==> flow/design.v <==
module bound_flasher(clk, flick, led_out);
	input clk, flick;
	reg[0:3] state;
	reg rollBack;
	output reg[0:15] led_out;
	initial led_out = 0;
	initial state = 0;
	initial rollBack = 0;
	always@(posedge clk) begin
		case (state)
			0: begin  
				if (flick) begin
					led_out <= 16'b1000000000000000;
					state <= 1;
				end
			end
			1: begin  
				led_out <= (led_out >>> 1) + 16'b1000000000000000;
				if (led_out == 16'b1111100000000000) begin
					if (flick) rollBack <= 1;
					state <= 2;
				end
			end
			2: begin  
				led_out <= (led_out <<< 1);
				if (led_out == 16'b0000000000000000) begin
					if (rollBack) begin
						state <= 1;
						rollBack <= 0;
					end
					else state <= 3;
				end
			end
			3: begin  
				led_out <= (led_out >>> 1) + 16'b1000000000000000;
				if (led_out == 16'b1111111111000000) begin
					if (flick) rollBack <= 1 ;
					state <= 4;
				end
			end
			4: begin  
				led_out <= (led_out <<< 1);
				if (led_out == 16'b1111110000000000) begin
					if (rollBack) begin
						state <= 7;
						rollBack <= 0;
					end
					else state <= 5;
				end
			end
			5: begin  
				led_out <= (led_out >>> 1) + 16'b1000000000000000;
				if (led_out == 16'b1111111111111111) begin
					state <= 6;
				end
			end
			6: begin 
				led_out <= (led_out <<< 1);
				if (led_out == 16'b0000000000000000) begin
					state <= 0;
				end
			end
			7: begin  
				led_out <= (led_out >>> 1) + 16'b1000000000000000;
				if (led_out == 16'b1111111111000000) begin
					if (flick) begin
						rollBack <= 1;
						state <= 4;
					end
					else state <= 6;
				end
			end
			default: state <= 0;
		endcase
	end
endmodule
Step by step through the tools: bound_flasher
What the tools print for bound_flasher, step after step. Lines are those of the file above, counted from 1. Not given: --

Design top: bound_flasher. Clock port: clk. Standard-cell library: sky130hd. Timing corner: tt_025C_1v80.

Word-level counts
Source: Yosys, flattened and elaborated, memories not mapped. Widths are those after wreduce. Registers that Yosys merges into a memory's read port (data or address) are not register bits. Print and check cells do not count. Equal cells are merged and count once.

Under equal/unequal tests stands 20. Under reduce/logical cells stands 10. The figure for mux-type cells is 20. The entry for $add $sub $neg reads 1.

Operators by type and width (number): == test 16 bit with constant B (4); parallel mux 16 bit (select 3 bit) (1); parallel mux 4 bit (select 8 bit) (1); 2-to-1 mux 4 bit (8); adder 15 x 16 -> 16 bit with constant B (1); logical NOT 16 bit (1); != test 2 bit with constant B (8); == test 4 x 3 -> 1 bit with constant B (4); 2-to-1 mux 16 bit (1); == test 4 x 2 -> 1 bit with constant B (2); AND reduction 8 bit (1); 2-to-1 mux 2 bit (3); AND reduction 5 bit (1); nonzero test 5 bit (1); 2-to-1 mux 1 bit (5); == test 4 x 1 -> 1 bit with constant B (1); logical NOT 4 bit (1); OR reduction 4 bit (1); parallel mux 1 bit (select 4 bit) (1); nonzero test 3 bit (1); OR reduction 3 bit (1); != test 2 x 1 -> 1 bit with constant B (1); AND reduction 2 bit (1); OR reduction 2 bit (1).

The figure for output and inout port bits is 16. For elaborated cells the number is 54. Under bits in registers stands 21. Under input port bits stands 2.

Depth
Depth = most cells in a row (Yosys ltp): at word level without a register or memory, in the mapped netlist without a sequential cell, where the memories' decode and read muxes count.

Depth after elaboration: 4. Under ABC_AREA stands 0. For gate-level depth with buffers the number is 6. The entry for gate-level depth less buffers reads 5.

After synthesis
Source: synth_stat.txt of the flow (Yosys; design flattened, memories mapped). It holds for the ABC_AREA given above (unset counts as 0); a run with the other value may have another netlist. Totals and module areas in this step are rounded.

Cells by type: sky130_fd_sc_hd__edfxtp_1 (number 20, area in all 600.576 µm²); sky130_fd_sc_hd__a22o_1 (number 12, area in all 105.101 µm²); sky130_fd_sc_hd__nand2b_1 (number 4, area in all 25.024 µm²); sky130_fd_sc_hd__buf_6 (number 2, area in all 22.522 µm²); sky130_fd_sc_hd__a22o_2 (number 2, area in all 20.019 µm²); sky130_fd_sc_hd__nand2_1 (number 5, area in all 18.768 µm²); sky130_fd_sc_hd__nor2_1 (number 5, area in all 18.768 µm²); sky130_fd_sc_hd__a21oi_1 (number 3, area in all 15.014 µm²); sky130_fd_sc_hd__nand3b_1 (number 2, area in all 15.014 µm²); sky130_fd_sc_hd__or4_1 (number 2, area in all 15.014 µm²); sky130_fd_sc_hd__and3_1 (number 2, area in all 12.512 µm²); sky130_fd_sc_hd__nor4_1 (number 2, area in all 12.512 µm²); sky130_fd_sc_hd__mux2i_1 (number 1, area in all 10.01 µm²); sky130_fd_sc_hd__nand3_2 (number 1, area in all 10.01 µm²); sky130_fd_sc_hd__nor3_1 (number 2, area in all 10.01 µm²); sky130_fd_sc_hd__o21ai_0 (number 2, area in all 10.01 µm²); sky130_fd_sc_hd__a311oi_1 (number 1, area in all 8.758 µm²); sky130_fd_sc_hd__a41oi_1 (number 1, area in all 8.758 µm²).

Not listed: further types 15, cells in them 15.

Flip-flops: 20. Standard cells after synthesis: 84. The figure for sequential part of the area is 601 µm². The figure for buffers is 6. For cell area after synthesis the number is 1040 µm².

Timing after synthesis
Source: OpenSTA report_checks on the synthesized netlist (no wires, ideal clock, input and output delay 20% of the period each), path of least setup slack; recovery checks are left aside. Register names are those of the netlist, which keeps one name where synthesis merged equal registers.

Kind: reg2reg. From: register led_out[6]. To: register state[1]. Setup slack: -0.034 ns. The entry for time at the first pin reads 0.000 ns. Delay of the path: 2.084 ns. For driving pins on the path the number is 5. The figure for buffers on the path is 0. For required time the number is 1.690 ns. Under clock period stands 2.05 ns. The figure for data arrival time is 1.724 ns. The entry for library setup time reads 0.360 ns. The figure for synthesis period reached is 2.084 ns.

"delay of the path" = arrival - input delay + setup time. "driving pins on the path": output pins that drive a net of the path, with the launching flip-flop's if there is one; two outputs of one cell count as two. "synthesis period reached" is the clock period less the worst setup slack; recovery checks do not enter. This is arithmetic on one report: input and output delays are still those of the set period (20% each). The rows between start and end are the longest chain of elaborated cells between them; the timing report does not say that the signal goes this way. Where chains are equally long, one stands for them. Each line given opens the expression or statement behind the cell; cells for indexed reads and writes are added by Yosys, which also makes memories of some case tables. At most two assigning lines are given for a register; there are more. Only ways into the end's enable, where the timed path ends, are counted here.

Path through: sky130_fd_sc_hd__edfxtp_1 -> sky130_fd_sc_hd__or4_1 -> sky130_fd_sc_hd__nor3_1 -> sky130_fd_sc_hd__o21ai_0 -> sky130_fd_sc_hd__a311oi_1. For length of the longest elaborated chain the number is 3. For elaborated cells on any way between the ends the number is 13. Classes of those cells: 11 x eq/ne; 2 x reduce/logical.

Ends and longest elaborated chain, post-synthesis: from (decl) (RTL line 5) `output reg[0:15] led_out;`; from (assign) (RTL line 18) `led_out <= (led_out >>> 1) + 16'b1000000000000000;`; from (assign) (RTL line 25) `led_out <= (led_out <<< 1);`; == test 16 bit (RTL line 65) `if (led_out == 16'b1111111111000000) begin`; != test 2 bit; AND reduction 8 bit; to (assign) (RTL line 60) `state <= 0;`; to (assign) (RTL line 68) `state <= 4;`; to (decl) (RTL line 3) `reg[0:3] state;`.

Worst path after layout
From the final timing report of entry B: the path of least setup slack in the routed layout; clock arrival at registers is part of the times.

Kind: in2reg. From: input port flick. To: register state[3]. The entry for time at the first pin reads 0.77 ns. The figure for buffers on the path is 2. Under clock period stands 3.87 ns. Setup slack: 1.60 ns. The figure for data arrival time is 2.22 ns. The entry for library setup time reads 0.34 ns. For input delay the number is 0.77 ns. For driving pins on the path the number is 6. For required time the number is 3.82 ns.

The rows between start and end are the longest chain of elaborated cells between them; the timing report does not say that the signal goes this way. Where chains are equally long, one stands for them. At most two assigning lines are given for a register; there are more. Only ways into the end's enable, where the timed path ends, are counted here.

Path through: sky130_fd_sc_hd__clkdlybuf4s50_1 -> sky130_fd_sc_hd__nor2_1 -> sky130_fd_sc_hd__nand2_1 -> sky130_fd_sc_hd__buf_4 -> sky130_fd_sc_hd__o21ai_0 -> sky130_fd_sc_hd__a311oi_1. For length of the longest elaborated chain the number is 2. For elaborated cells on any way between the ends the number is 2. Under source lines of those cells stands 0. Classes of those cells: 1 x eq/ne; 1 x reduce/logical.

Ends and longest elaborated chain, after layout: from (decl) (RTL line 2) `input clk, flick;`; != test 2 bit; AND reduction 8 bit; to (assign) (RTL line 14) `state <= 1;`; to (assign) (RTL line 21) `state <= 2;`; to (decl) (RTL line 3) `reg[0:3] state;`.

Add stored flow runs of bound_flasher

Design bound_flasher on sky130hd. What follows are 2 stored runs of the flow, each under its own settings; their order means nothing. The constraints put input and output delay at 20% of the set period each and load the outputs with 0.01 pF. "clock period achieved" = clock period - worst setup slack. The figure is calculated, with input and output delays left at 20% of the set period. "power consumption": no workload was simulated; the value follows from the tool's default switching activity. The results are shown rounded.

Files of entry A:
==> flow/run.sh <==
#!/bin/bash
# the make line also repeats the synthesis and layout settings of config.mk as NAME=value (left out here)
make -C /OpenROAD-flow-scripts/flow DESIGN_CONFIG=/design/flow/config.mk WORK_HOME=/design/flow/orfs CLKGATE_MAP_FILE= finish
==> flow/config.mk <==
export PLATFORM = sky130hd
export DESIGN_NAME = bound_flasher
export DESIGN_NICKNAME = bound_flasher
export VERILOG_FILES = /design/flow/design.v
export SDC_FILE = /design/flow/constraint.sdc
export NUM_CORES = 4
export LEC_CHECK = 0
export CAP_MARGIN = 20
export CELL_PAD_IN_SITES_DETAIL_PLACEMENT = 1
export CELL_PAD_IN_SITES_GLOBAL_PLACEMENT = 3
export CORE_MARGIN = 2
export CORE_UTILIZATION = 43
export CTS_CLUSTER_DIAMETER = 369
export CTS_CLUSTER_SIZE = 82
export GPL_TIMING_DRIVEN = 0
export PLACE_DENSITY_LB_ADDON = 0.1
export SLEW_MARGIN = 20
export TNS_END_PERCENT = 85
==> flow/constraint.sdc <==
create_clock -name core_clock -period 3.02 [get_ports {clk}]
set_input_delay 0.6040 -clock core_clock [delete_from_list [all_inputs] [get_ports {clk}]]
set_output_delay 0.6040 -clock core_clock [all_outputs]
set_load 0.01 [all_outputs]

Outcome of entry A: not finished: placement ended with error FLW-0024.

Files of entry B:
==> flow/run.sh <==
#!/bin/bash
# the make line also repeats the synthesis and layout settings of config.mk as NAME=value (left out here)
make -C /OpenROAD-flow-scripts/flow DESIGN_CONFIG=/design/flow/config.mk WORK_HOME=/design/flow/orfs CLKGATE_MAP_FILE= finish
==> flow/config.mk <==
export PLATFORM = sky130hd
export DESIGN_NAME = bound_flasher
export DESIGN_NICKNAME = bound_flasher
export VERILOG_FILES = /design/flow/design.v
export SDC_FILE = /design/flow/constraint.sdc
export NUM_CORES = 4
export LEC_CHECK = 0
export ABC_AREA = 0
export CAP_MARGIN = 40
export CORE_MARGIN = 2
export CORE_UTILIZATION = 61
export GPL_ROUTABILITY_DRIVEN = 1
export MAX_ROUTING_LAYER = met5
export PLACE_DENSITY_LB_ADDON = 0.21
export SLEW_MARGIN = 35
export TNS_END_PERCENT = 90
==> flow/constraint.sdc <==
create_clock -name core_clock -period 3.87 [get_ports {clk}]
set_input_delay 0.7740 -clock core_clock [delete_from_list [all_inputs] [get_ports {clk}]]
set_output_delay 0.7740 -clock core_clock [all_outputs]
set_load 0.01 [all_outputs]

Results of entry B. The full die area is 2040 µm². The synthesized cell area stands at 1040 µm². The measured worst setup slack after layout is 1.60 ns. The power consumption stands at 1.10 mW. The clock period achieved stands at 2.270 ns. The measured summed negative setup slack is 0.000 ns. The utilization in the final report stands at 79.9 %. For the worst hold slack in the final report the run shows 0.655 ns.
